==> flow/design.v <==
`timescale 1ns/10ps
module a5_homelien (
    clk,
    i,
    o
);
input clk;
input [2:0] i;
output o;
wire o;
wire r1_out;
reg [18:0] r1_reg;
wire r1_bit;
wire r3_out;
wire r2_clk;
reg [21:0] r2_reg;
wire r3_bit;
wire majority;
wire r3_clk;
reg [22:0] r3_reg;
wire r2_bit;
wire r2_out;
wire r1_clk;
always @(posedge clk) begin: A5_HOMELIEN_R1_1
    if (i[2]) begin
        r1_reg <= 0;
    end
    else if ((i[1] || (majority == r1_reg[8]))) begin
        r1_reg <= {r1_reg[(19 - 1)-1:0], r1_bit};
    end
end
assign r1_clk = r1_reg[8];
assign r1_out = r1_reg[(19 - 1)];
always @(posedge clk) begin: A5_HOMELIEN_R2_1
    if (i[2]) begin
        r2_reg <= 0;
    end
    else if ((i[1] || (majority == r2_reg[10]))) begin
        r2_reg <= {r2_reg[(22 - 1)-1:0], r2_bit};
    end
end
assign r2_clk = r2_reg[10];
assign r2_out = r2_reg[(22 - 1)];
always @(posedge clk) begin: A5_HOMELIEN_R3_1
    if (i[2]) begin
        r3_reg <= 0;
    end
    else if ((i[1] || (majority == r3_reg[10]))) begin
        r3_reg <= {r3_reg[(23 - 1)-1:0], r3_bit};
    end
end
assign r3_clk = r3_reg[10];
assign r3_out = r3_reg[(23 - 1)];
assign majority = (((r1_clk + r2_clk) + r3_clk) >= 2);
assign o = (r1_out ^ r2_out ^ r3_out);
assign r1_bit = (i[0] ^ r1_reg[13] ^ r1_reg[16] ^ r1_reg[17] ^ r1_reg[18]);
assign r2_bit = (i[0] ^ r2_reg[20] ^ r2_reg[21]);
assign r3_bit = (i[0] ^ r3_reg[7] ^ r3_reg[20] ^ r3_reg[21] ^ r3_reg[22]);
endmodule
== Reports on a5_homelien ==
What the tools print for a5_homelien, step after step.
Lines are those of the file above, counted from 1.
Cell names lack the library's common part.
Not given: n/a
Inputs
  top: a5_homelien
  clock input: clk
  standard-cell library: sky130hd
  timing corner: tt_025C_1v80

== After elaboration ==
Yosys after proc, flatten, opt, wreduce and memory -nomap, before mapping. Enables and synchronous resets that opt folds into registers are not counted as muxes. Memory bits, and registers merged into a memory's read port (data or address), are not among the register bits. Print and check cells are not counted. Equal cells are merged and count once.
Bit counts
  bits in registers: 64
  bits in latches: 0
  memory bits (writable): 0
  ROM bits: 0
  clocked read ports x word width: 0
  memory cells: 0
  output and inout bits: 1
  elaborated cells: 24
Operators by class
  add/sub/neg operators: 2
  multiply operators: 0
  div/mod/pow operators: 0
  $lt $le $gt $ge: 1
  equality and inequality tests: 3
  shifts and indexed selects: 0
  multiplexer cells: 0
  bitwise logic cells: 12
  reductions and logical operators: 3
Operators by type and width (number)
  bitwise XOR 1 bit: 12
  equality test 1 bit: 3
  logical OR 1 bit: 3
  adder 2 x 1 -> 3 bit: 1
  greater-or-equal comparator 3 x 2 -> 1 bit (second input constant): 1
  adder 1 x 1 -> 2 bit: 1

== Longest topological paths ==
Depth = most cells in a row (Yosys ltp): at word level without a register or memory, in the mapped netlist without a sequential cell, where the memories' decode and read muxes count.
Logic depth
  depth after elaboration: 5
  ABC_AREA: 0
  mapped depth: 6
  depth with buffers taken out: 5

== Synthesis result ==
Yosys stat after the flow's synthesis: flattened, memories mapped to cells. It holds for the ABC_AREA given above (unset counts as 0); a run with the other value may have another netlist.
Mapped netlist
  mapped cells: 281
  synthesis area: 2585.0 µm²
  mapped flip-flops: 64
  buffers: 24
Cells by type
  dfxtp_1: number 64, area in all 1.28E+03 µm²
  mux2i_1: number 22, area in all 220.211 µm²
  a21oi_1: number 42, area in all 210.202 µm²
  nand3_1: number 38, area in all 190.182 µm²
  o21ai_0: number 32, area in all 160.154 µm²
  nor2_1: number 23, area in all 86.333 µm²
  xnor2_1: number 7, area in all 61.309 µm²
  o21ai_1: number 12, area in all 60.058 µm²
  clkbuf_1: number 15, area in all 56.304 µm²
  xnor3_1: number 2, area in all 45.043 µm²
  buf_12: number 2, area in all 40.038 µm²
  a21oi_4: number 2, area in all 32.531 µm²
  xor2_1: number 3, area in all 26.275 µm²
  xnor2_2: number 1, area in all 16.266 µm²
  xor2_2: number 1, area in all 16.266 µm²
  buf_2: number 3, area in all 15.014 µm²
  ha_1: number 1, area in all 12.512 µm²
  buf_1: number 3, area in all 11.261 µm²
Not listed: further types 6, cells in them 8.

== Worst setup path after synthesis ==
OpenSTA on the mapped netlist: ideal clock, no wires. The path of least setup slack (recovery checks aside). Input and output delay are each 20% of the period. Register names are those of the netlist, which keeps one name where synthesis merged equal registers.
Path after synthesis
  path kind: register to register
  start: register r1_reg[8]
  end: register r2_reg[10]
  clock period: 2.55 ns
  setup time: 0.128 ns
  time at the first pin: 0.000 ns
  arrival: 1.795 ns
  required time: 2.422 ns
  path slack: 0.628 ns
  delay of the path: 1.923 ns
  stages: 7
  synthesis period reached: 1.922 ns
"delay of the path" is the arrival time less input delay plus setup time.
"stages" counts driving pins, that of a launching flip-flop among them; a cell with two outputs on the path counts twice.
"synthesis period reached" is the clock period less the worst setup slack; recovery checks do not enter. This is arithmetic on one report: input and output delays are still those of the set period (20% each).
The rows between start and end are the longest chain of elaborated cells between them; the timing report does not say that the signal goes this way. Where chains are equally long, one stands for them.
A line is the first line of the expression or statement that the cell stems from. Yosys adds cells for indexed reads and writes and turns some case tables into memories.
On the way, after synthesis
  cells stage by stage: dfxtp_1 -> ha_1 -> or3b_1 -> a21oi_4 -> buf_12 -> mux2i_1 -> nor2_1
  length of the longest elaborated chain: 5
Ends and longest elaborated chain, after synthesis
  start, declared: line 12  | reg [18:0] r1_reg;
  start, assigned: line 26  | r1_reg <= 0;
  start, assigned: line 29  | r1_reg <= {r1_reg[(19 - 1)-1:0], r1_bit};
  adder 1 x 1 -> 2 bit: line 54  | assign majority = (((r1_clk + r2_clk) + r3_clk) >= 2);
  adder 2 x 1 -> 3 bit: line 54
  greater-or-equal comparator 3 x 2 -> 1 bit: line 54
  equality test 1 bit: line 38  | else if ((i[1] || (majority == r2_reg[10]))) begin
  logical OR 1 bit: line 38
  end, assigned: line 36  | r2_reg <= 0;
  end, assigned: line 39  | r2_reg <= {r2_reg[(22 - 1)-1:0], r2_bit};
  end, declared: line 16  | reg [21:0] r2_reg;

== Path in the finished layout ==
From the final timing report of run 1: the path of least setup slack in the routed layout; clock arrival at registers is part of the times.
Path post-layout
  path kind: register to register
  start: register r3_reg[10]
  end: register r2_reg[1]
  clock period: 1.2 ns
  setup time: 0.12 ns
  time at the first pin: 0.33 ns
  arrival: 2.02 ns
  required time: 1.41 ns
  path slack: -0.61 ns
  stages: 8
The rows between start and end are the longest chain of elaborated cells between them; the timing report does not say that the signal goes this way. Where chains are equally long, one stands for them.
On the way, post-layout
  cells stage by stage: dfxtp_4 -> ha_4 -> or3b_4 -> a21oi_4 -> buf_12 -> clkbuf_16 -> mux2i_1 -> nor2_1
  length of the longest elaborated chain: 4
Ends and longest elaborated chain, post-layout
  start, declared: line 20  | reg [22:0] r3_reg;
  start, assigned: line 46  | r3_reg <= 0;
  start, assigned: line 49  | r3_reg <= {r3_reg[(23 - 1)-1:0], r3_bit};
  adder 2 x 1 -> 3 bit: line 54  | assign majority = (((r1_clk + r2_clk) + r3_clk) >= 2);
  greater-or-equal comparator 3 x 2 -> 1 bit: line 54
  equality test 1 bit: line 38  | else if ((i[1] || (majority == r2_reg[10]))) begin
  logical OR 1 bit: line 38
  end, assigned: line 36  | r2_reg <= 0;
  end, assigned: line 39  | r2_reg <= {r2_reg[(22 - 1)-1:0], r2_bit};
  end, declared: line 16  | reg [21:0] r2_reg;

Memo
Re: implementation data of a5_homelien

Settings and measured results of 2 stored flow runs for module a5_homelien (sky130hd), not sorted in any way. The constraints put input and output delay at 20% of the set period each and load the outputs with 0.01 pF.
"achieved clock period (ns)" means the clock period less the worst setup slack. The figure is calculated, with input and output delays left at 20% of the set period.
By "worst setup path time (ns)" is meant the share of the clock period that the worst setup path is allowed (20% is reserved at inputs, 20% at outputs), minus its slack. Clock arrival times at its registers enter into it.
By "finish__power__total" is meant OpenSTA's value without simulated activity: inputs other than the clock are taken to toggle once in ten clock periods, and the tool carries that through the logic.

Flow files of run 1
==> flow/run.sh <==
#!/bin/bash
# the make line also repeats the synthesis and layout settings of config.mk as NAME=value (left out here)
make -C /OpenROAD-flow-scripts/flow DESIGN_CONFIG=/design/flow/config.mk WORK_HOME=/design/flow/orfs CLKGATE_MAP_FILE= finish
==> flow/config.mk <==
export PLATFORM = sky130hd
export DESIGN_NAME = a5_homelien
export DESIGN_NICKNAME = a5_homelien
export VERILOG_FILES = /design/flow/design.v
export SDC_FILE = /design/flow/constraint.sdc
export NUM_CORES = 4
export LEC_CHECK = 0
export ABC_AREA = 0
export CAP_MARGIN = 20
export CELL_PAD_IN_SITES_DETAIL_PLACEMENT = 0
export CELL_PAD_IN_SITES_GLOBAL_PLACEMENT = 2
export CORE_ASPECT_RATIO = 0.64
export CORE_MARGIN = 2
export CORE_UTILIZATION = 41
export CTS_CLUSTER_DIAMETER = 180
export CTS_CLUSTER_SIZE = 81
export GPL_TIMING_DRIVEN = 0
export PLACE_DENSITY_LB_ADDON = 0.23
export SLEW_MARGIN = 20
export TNS_END_PERCENT = 20
==> flow/constraint.sdc <==
create_clock -name core_clock -period 1.2 [get_ports {clk}]
set_input_delay 0.2400 -clock core_clock [delete_from_list [all_inputs] [get_ports {clk}]]
set_output_delay 0.2400 -clock core_clock [all_outputs]
set_load 0.01 [all_outputs]

report of run 1
yosys chip area after synthesis (um^2): 2585.0
finish__design__die__area: 6971.8
finish__design__instance__area__stdcell: 3316.9
finish__design__instance__utilization: 0.5361
finish__timing__setup__ws: -0.609
finish__timing__setup__tns: -29.649
finish__timing__hold__ws: 0.347
finish__power__total: 4.180e-03
achieved clock period (ns): 1.809
worst setup path time (ns): 1.81
worst setup path kind: register to register

Flow files of run 2
==> flow/run.sh <==
#!/bin/bash
# the make line also repeats the synthesis and layout settings of config.mk as NAME=value (left out here)
make -C /OpenROAD-flow-scripts/flow DESIGN_CONFIG=/design/flow/config.mk WORK_HOME=/design/flow/orfs CLKGATE_MAP_FILE= finish
==> flow/config.mk <==
export PLATFORM = sky130hd
export DESIGN_NAME = a5_homelien
export DESIGN_NICKNAME = a5_homelien
export VERILOG_FILES = /design/flow/design.v
export SDC_FILE = /design/flow/constraint.sdc
export NUM_CORES = 4
export LEC_CHECK = 0
export ABC_AREA = 0
export CAP_MARGIN = 20
export CELL_PAD_IN_SITES_GLOBAL_PLACEMENT = 3
export CORE_MARGIN = 2
export CORE_UTILIZATION = 48
export CTS_CLUSTER_SIZE = 68
export GPL_ROUTABILITY_DRIVEN = 0
export PLACE_DENSITY = 0.55
export SETUP_SLACK_MARGIN = -0.19
export SLEW_MARGIN = 25
==> flow/constraint.sdc <==
create_clock -name core_clock -period 2.2 [get_ports {clk}]
set_input_delay 0.4400 -clock core_clock [delete_from_list [all_inputs] [get_ports {clk}]]
set_output_delay 0.4400 -clock core_clock [all_outputs]
set_load 0.01 [all_outputs]

report of run 2: did not finish, place, GPL-0301
